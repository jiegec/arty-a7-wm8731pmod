==> flow/design.v <==
`timescale 1ns / 1ps
module top(
    input wire clk,
    input wire rstn,
    input wire uart_rx,
    output wire uart_tx,
    input wire [3:0] switches,
    output wire spi_cs,
    output wire spi_dq0,  
    input wire spi_dq1,  
    output wire spi_dq2,  
    output wire spi_dq3,  
    output wire spi_sck,
    output wire speaker_mute,
    output wire mclk,
    (* X_INTERFACE_INFO = "xilinx.com:interface:iic:1.0 IIC SCL_I" *)
    input wire i2c_scl_i,
    (* X_INTERFACE_INFO = "xilinx.com:interface:iic:1.0 IIC SCL_O" *)
    output wire i2c_scl_o,
    (* X_INTERFACE_INFO = "xilinx.com:interface:iic:1.0 IIC SCL_T" *)
    output wire i2c_scl_t,
    (* X_INTERFACE_INFO = "xilinx.com:interface:iic:1.0 IIC SDA_I" *)
    input wire i2c_sda_i,
    (* X_INTERFACE_INFO = "xilinx.com:interface:iic:1.0 IIC SDA_O" *)
    output wire i2c_sda_o,
    (* X_INTERFACE_INFO = "xilinx.com:interface:iic:1.0 IIC SDA_T" *)
    output wire i2c_sda_t,
    output wire i2s_lrclk,
    output wire i2s_dacdat,
    input wire i2s_adcdat,
    output wire i2s_bclk,
    (* X_INTERFACE_INFO = "xilinx.com:interface:bram:1.0 BRAM ADDR" *)
    output wire [31:0] bram_addra,
    (* X_INTERFACE_INFO = "xilinx.com:interface:bram:1.0 BRAM CLK" *)
    output wire bram_clka,
    (* X_INTERFACE_INFO = "xilinx.com:interface:bram:1.0 BRAM DOUT" *)
    input wire [31:0] bram_douta,
    (* X_INTERFACE_INFO = "xilinx.com:interface:bram:1.0 BRAM EN" *)
    output wire bram_ena,
    (* X_INTERFACE_INFO = "xilinx.com:interface:bram:1.0 BRAM RST" *)
    output wire bram_rsta
    );
    wire rst;
    assign rst = ~rstn;
    assign speaker_mute = 1'b0;
    reg [7:0] mclk_counter;
    reg mclk_reg;
    initial begin
        mclk_reg = 8'b0;
    end
    always @(posedge clk) begin
        if (rst) begin
            mclk_counter <= 8'b0;
            mclk_reg <= 1'b0;
        end else begin
            if (mclk_counter == 8'd2) begin
                mclk_reg <= ~mclk_reg;
                mclk_counter <= 8'b0;
            end else begin
                mclk_counter <= mclk_counter + 8'b1;
            end
        end
    end
    assign mclk = mclk_reg;
    assign uart_tx = uart_rx;
    localparam NUM_I2C_ASSIGNMENTS = 9;
    reg [8+16-1:0] i2c_assignments [0:NUM_I2C_ASSIGNMENTS-1];
    localparam I2C_ADDRESS = 8'b00110100;
    initial begin
        i2c_assignments[0] = {I2C_ADDRESS, 7'b0001111, 9'b0_0000_0000};
        i2c_assignments[1] = {I2C_ADDRESS, 7'b0000110, 9'b0_0111_0000};
        i2c_assignments[2] = {I2C_ADDRESS, 7'b0000100, 9'b0_0001_0101};
        i2c_assignments[3] = {I2C_ADDRESS, 7'b0000001, 9'b1_0001_0111};
        i2c_assignments[4] = {I2C_ADDRESS, 7'b0000101, 9'b0_0000_0000};
        i2c_assignments[5] = {I2C_ADDRESS, 7'b0000111, 9'b0_0000_1001};
        i2c_assignments[6] = {I2C_ADDRESS, 7'b0000010, 9'b1_1110_0101};
        i2c_assignments[7] = {I2C_ADDRESS, 7'b0001001, 9'b0_0000_0001};
        i2c_assignments[8] = {I2C_ADDRESS, 7'b0000110, 9'b0_0110_0000};
    end
    reg [7:0] i2c_assignment_index;
    reg [7:0] i2c_bit_index;
    reg [7:0] i2c_scl_counter;
    reg i2c_scl_reg;
    reg i2c_sda_reg;
    reg i2c_sda_reg_delay;
    reg i2c_sda_t_reg;
    localparam I2C_STATE_RESET = 4'd0;
    localparam I2C_STATE_START1 = 4'd1;
    localparam I2C_STATE_WRITE = 4'd2;
    localparam I2C_STATE_READ_ACK = 4'd3;
    localparam I2C_STATE_STOP1 = 4'd4;
    localparam I2C_STATE_STOP2 = 4'd5;
    reg [3:0] i2c_state;
    reg [3:0] i2c_prev_state;
    reg [3:0] i2c_stop_counter;
    initial begin
        i2c_scl_counter = 8'b0;
        i2c_scl_reg = 1'b1;
        i2c_sda_reg = 1'b1;
        i2c_sda_reg_delay = 1'b1;
        i2c_sda_t_reg = 1'b0;
        i2c_state = I2C_STATE_RESET;
        i2c_prev_state = I2C_STATE_RESET;
    end
    always @(posedge clk) begin
        i2c_sda_reg_delay <= i2c_sda_reg;
        if (rst) begin
            i2c_scl_counter <= 8'b0;
            i2c_scl_reg <= 1'b1;
            i2c_sda_reg <= 1'b1;
            i2c_sda_t_reg <= 1'b0;
            i2c_state <= I2C_STATE_RESET;
            i2c_prev_state <= I2C_STATE_RESET;
            i2c_assignment_index <= 8'b0;
        end else begin
            if (i2c_scl_counter == 8'd95) begin
                i2c_scl_counter <= 8'b0;
                case (i2c_state)
                    I2C_STATE_RESET: begin
                        i2c_sda_reg <= 1'b0;
                        i2c_state <= I2C_STATE_START1;
                        i2c_bit_index <= 8'd23;
                    end
                    I2C_STATE_START1: begin
                        i2c_scl_reg <= 1'b0;
                        i2c_state <= I2C_STATE_WRITE;
                        i2c_sda_reg <= i2c_assignments[i2c_assignment_index][i2c_bit_index];
                        i2c_bit_index <= i2c_bit_index - 8'b1;
                    end
                    I2C_STATE_WRITE: begin
                        if (i2c_scl_reg == 1'b1) begin
                            if (i2c_prev_state == I2C_STATE_WRITE && (i2c_bit_index == 8'd15 || i2c_bit_index == 8'd7 || i2c_bit_index == 8'hff)) begin
                                i2c_state <= I2C_STATE_READ_ACK;
                                i2c_sda_t_reg <= 1'b1;
                                i2c_sda_reg <= 1'b0;
                            end else begin
                                i2c_sda_t_reg <= 1'b0;
                                i2c_sda_reg <= i2c_assignments[i2c_assignment_index][i2c_bit_index];
                                i2c_bit_index <= i2c_bit_index - 8'b1;
                            end
                        end
                        i2c_scl_reg <= ~i2c_scl_reg;
                    end
                    I2C_STATE_READ_ACK: begin
                        if (i2c_scl_reg == 1'b1) begin
                            if (i2c_bit_index == 8'hff) begin
                                i2c_state <= I2C_STATE_STOP1;
                                i2c_sda_t_reg <= 1'b0;
                            end else begin
                                i2c_state <= I2C_STATE_WRITE;
                                i2c_sda_t_reg <= 1'b0;
                                i2c_sda_reg <= i2c_assignments[i2c_assignment_index][i2c_bit_index];
                                i2c_bit_index <= i2c_bit_index - 8'b1;
                            end
                        end
                        i2c_scl_reg <= ~i2c_scl_reg;
                    end
                    I2C_STATE_STOP1: begin
                        i2c_scl_reg <= 1'b1;
                        i2c_state <= I2C_STATE_STOP2;
                        i2c_stop_counter <= 4'b0;
                    end
                    I2C_STATE_STOP2: begin
                        i2c_sda_reg <= 1'b1;
                        if (i2c_stop_counter == 4'hf) begin
                            if (i2c_assignment_index != NUM_I2C_ASSIGNMENTS - 1) begin
                                i2c_assignment_index <= i2c_assignment_index + 8'b1;
                                i2c_state <= I2C_STATE_RESET;
                            end
                        end else begin
                            i2c_stop_counter <= i2c_stop_counter + 4'b1;
                        end
                    end
                    default: begin
                    end
                endcase
                if (i2c_scl_reg == 1'b0) begin
                    i2c_prev_state <= i2c_state;
                end
            end else begin
                i2c_scl_counter <= i2c_scl_counter + 8'b1;
            end
        end
    end
    assign i2c_scl_o = i2c_scl_reg;
    assign i2c_scl_t = 1'b0;
    assign i2c_sda_o = i2c_sda_reg_delay;
    assign i2c_sda_t = i2c_sda_t_reg;
    reg [15:0] i2s_lrclk_counter;
    reg i2s_lrclk_reg;
    initial begin
        i2s_lrclk_counter = 16'b0;
    end
    always @(posedge clk) begin
        if (rst) begin
            i2s_lrclk_counter <= 16'b0;
            i2s_lrclk_reg <= 1'b0;
        end else begin
            if (i2s_lrclk_counter == 16'd767) begin
                i2s_lrclk_reg <= ~i2s_lrclk_reg;
                i2s_lrclk_counter <= 16'b0;
            end else begin
                i2s_lrclk_counter <= i2s_lrclk_counter + 16'b1;
            end
        end
    end
    assign i2s_lrclk = i2s_lrclk_reg;
    assign bram_rsta = 1'b0;
    assign bram_ena = 1'b1;
    assign bram_clka = clk;
    reg [7:0] i2s_bclk_counter;
    reg i2s_bclk_reg;
    reg [31:0] bram_addr;
    wire [31:0] bram_addr_shift;
    reg [31:0] bram_data;
    assign spi_cs = 1'b1;
    assign spi_dq0 = 1'b0;
    assign spi_dq2 = 1'b0;
    assign spi_dq3 = 1'b0;
    assign spi_sck = 1'b0;
    assign i2s_dacdat = switches[0] ? i2s_adcdat : bram_data[31];
    assign bram_addr_shift = {bram_addr[31:2], 2'b0};
    assign bram_addra = bram_addr_shift;
    initial begin
        i2s_bclk_counter = 8'b0;
        bram_addr = 32'b0;
        bram_data = 32'b0;
    end
    always @(posedge clk) begin
        if (rst) begin
            i2s_bclk_counter <= 16'b0;
            i2s_bclk_reg <= 1'b0;
            bram_addr <= 32'b0;
            bram_data <= 32'b0;
        end else begin
            if (i2s_bclk_counter == 8'd15) begin
                if (i2s_bclk_reg == 1'b1) begin
                    bram_data <= {bram_data[30:0], 1'b0};
                end
                if (i2s_lrclk_counter == 16'd767 && i2s_lrclk_reg == 1'b0) begin
                    bram_data <= bram_douta;
                    if (bram_addr[31:2] < 32'd30000 - 32'd1) begin
                        bram_addr <= bram_addr + 32'b1;
                    end else begin
                        bram_addr <= 32'b0;
                    end
                end else if (i2s_lrclk_counter == 16'd767 && i2s_lrclk_reg == 1'b1) begin
                    bram_data <= bram_douta;
                end
                i2s_bclk_reg <= ~i2s_bclk_reg;
                i2s_bclk_counter <= 8'b0;
            end else begin
                i2s_bclk_counter <= i2s_bclk_counter + 8'b1;
            end
        end
    end
    assign i2s_bclk = i2s_bclk_reg;
endmodule
# Tool chain data of top
# Tool output for the design above, in the order of the flow.
# Lines are those of the file above, counted from 1.
# Operators: Yosys type, input widths -> output width; for muxes data width and select width s.
# A cell with n/a has no value.
# inputs
design,top
clock_port,clk
library,sky130hd
corner,tt_025C_1v80

# Word-level counts
# Source: Yosys, flattened and elaborated, memories not mapped. Widths are those after wreduce. Print and check cells do not count.
# Memory sizes are those after Yosys's memory passes, which may raise the word count (mostly to a power of two), join words into wider ones and drop unused or constant bits.
# classes
addsub,8
mul,0
div,0
n_cmp,1
n_eq,23
shift,1
mux,31
bitwise,5
reduce_logical,28
# op_table
cell,n
$mux 32,4
$add 32x1->32 const B,1
$add 8x1->8 const B,4
$pmux 8 s4,1
$mux 8,4
$mux 4,8
$lt 30x15->1 const B,1
$shiftx 24x8->1,1
$pmux 4 s6,1
$add 16x1->16 const B,1
$eq 16x10->1 const B,1
$ne 2x2->1 const B,8
$eq 8x4->1 const B,2
$reduce_and 7->1,2
$eq 4x2->1 const B,3
$reduce_and 4->1,3
$reduce_or 2->1,5
$reduce_and 2->1,4
$eq 4x3->1 const B,2
$sub 8x1->8 const B,1
$eq 8x2->1 const B,1
$eq 8x3->1 const B,1
$ne 8x4->1 const B,1
$eq 8x7->1 const B,1
$eq 8x8->1 const B,1
$pmux 4 s2,1
$mux 1,8
$reduce_bool 3->1,2
# Other operator kinds: 16; their cells: 24.
# bits
regBits,139
latch_bits,0
mem_bits_rw,0
romBits,117
clocked_rd_ports_x_width,13
mem_count,1
inputBits,43
output_inout_bits,50
elab_cells,116
# mem_list
name,size,word_bits,read_ports,wr,line_no,text
i2c_assignments,9,13,1,0,67,reg [8+16-1:0] i2c_assignments [0:NUM_I2C_ASSIGNMENTS-1];

# Longest topological paths
# Depth = most cells in a row (Yosys ltp): at word level without a register or memory, in the mapped netlist without a sequential cell, where the memories' decode and read muxes count.
# depth
word_depth,7
abc_area,0
ltp_mapped,10
ltp_nobuf,10

# Synthesis result
# The flow's flattened synthesis, as Yosys stat reports it; memories are mapped. The netlist is that of the ABC_AREA named above (0 if unset); the other value can give another one.
# The area totals of this step are shown rounded.
# mapped
cells,856
mapped_area_mm2,0.0075
seqArea_mm2,0.0031
flip_flops,149
buffers,95
# by_type
cell_type,n,area_total_um2
sky130_fd_sc_hd__dfxtp_1,137,2742.63
sky130_fd_sc_hd__nor2_1,102,382.867
sky130_fd_sc_hd__xnor2_1,42,367.853
sky130_fd_sc_hd__edfxtp_1,12,360.346
sky130_fd_sc_hd__buf_4,46,345.331
sky130_fd_sc_hd__ha_1,22,275.264
sky130_fd_sc_hd__a311oi_1,31,271.51
sky130_fd_sc_hd__a21oi_1,54,270.259
sky130_fd_sc_hd__nand2_1,67,251.491
sky130_fd_sc_hd__o21ai_0,49,245.235
sky130_fd_sc_hd__xor2_1,21,183.926
sky130_fd_sc_hd__nor4_1,23,143.888
sky130_fd_sc_hd__clkbuf_1,33,123.869
sky130_fd_sc_hd__nand4_1,19,118.864
sky130_fd_sc_hd__mux2i_1,11,110.106
sky130_fd_sc_hd__nand3_1,22,110.106
sky130_fd_sc_hd__and3_1,16,100.096
sky130_fd_sc_hd__inv_1,18,67.565
# Not listed: further types 54, cells in them 131.

# Below are 2 stored runs of the flow (Yosys, OpenROAD; platform sky130hd) on top, each with its settings and what was measured, unordered. Constraints: input delay and output delay 20% of the set period each, output load 0.01 pF.
# By "timing.achieved_period_ns" is meant the clock period of the run minus its worst setup slack. This is arithmetic on one report: input and output delays are still those of the set period (20% each).
# "worst_path_allowed_less_slack_ns" means the part of the period allowed to the worst setup path (the constraints hold back 20% at inputs and 20% at outputs) less its slack; where the path has registers, the arrival times of their clocks count too.
# "power_total_uw" rests on the timing tool's default activity at the inputs, not on a simulated workload.
# The measured numbers are rounded.
# Among the settings, n/a means not set for that run.
# A result given as n/a is not shown for that run.
stored run,period_ns,CAP_MARGIN,CORE_MARGIN,CORE_UTILIZATION,SLEW_MARGIN,SETUP_SLACK_MARGIN,ABC_AREA,GPL_TIMING_DRIVEN,GPL_ROUTABILITY_DRIVEN,timing.achieved_period_ns,hold_worst_slack_ns,synthArea_mm2,die_area_mm2,tns_ns,worst_path_allowed_less_slack_ns,critical_path_kind,worstSetupSlack_ns,power_total_uw,layout_utilization_pct,finalCellArea_mm2
run 1,3.19,20,2,40,20,n/a,n/a,n/a,n/a,n/a,0.36,0.0075,0.02,0.000,n/a,n/a,0.24,4300,48,0.0088
run 2,1.99,20,2,55,20,0.41,1,1,0,1.840,0.33,0.0077,0.015,0.000,1.84,register to register,0.15,6900,78,0.011
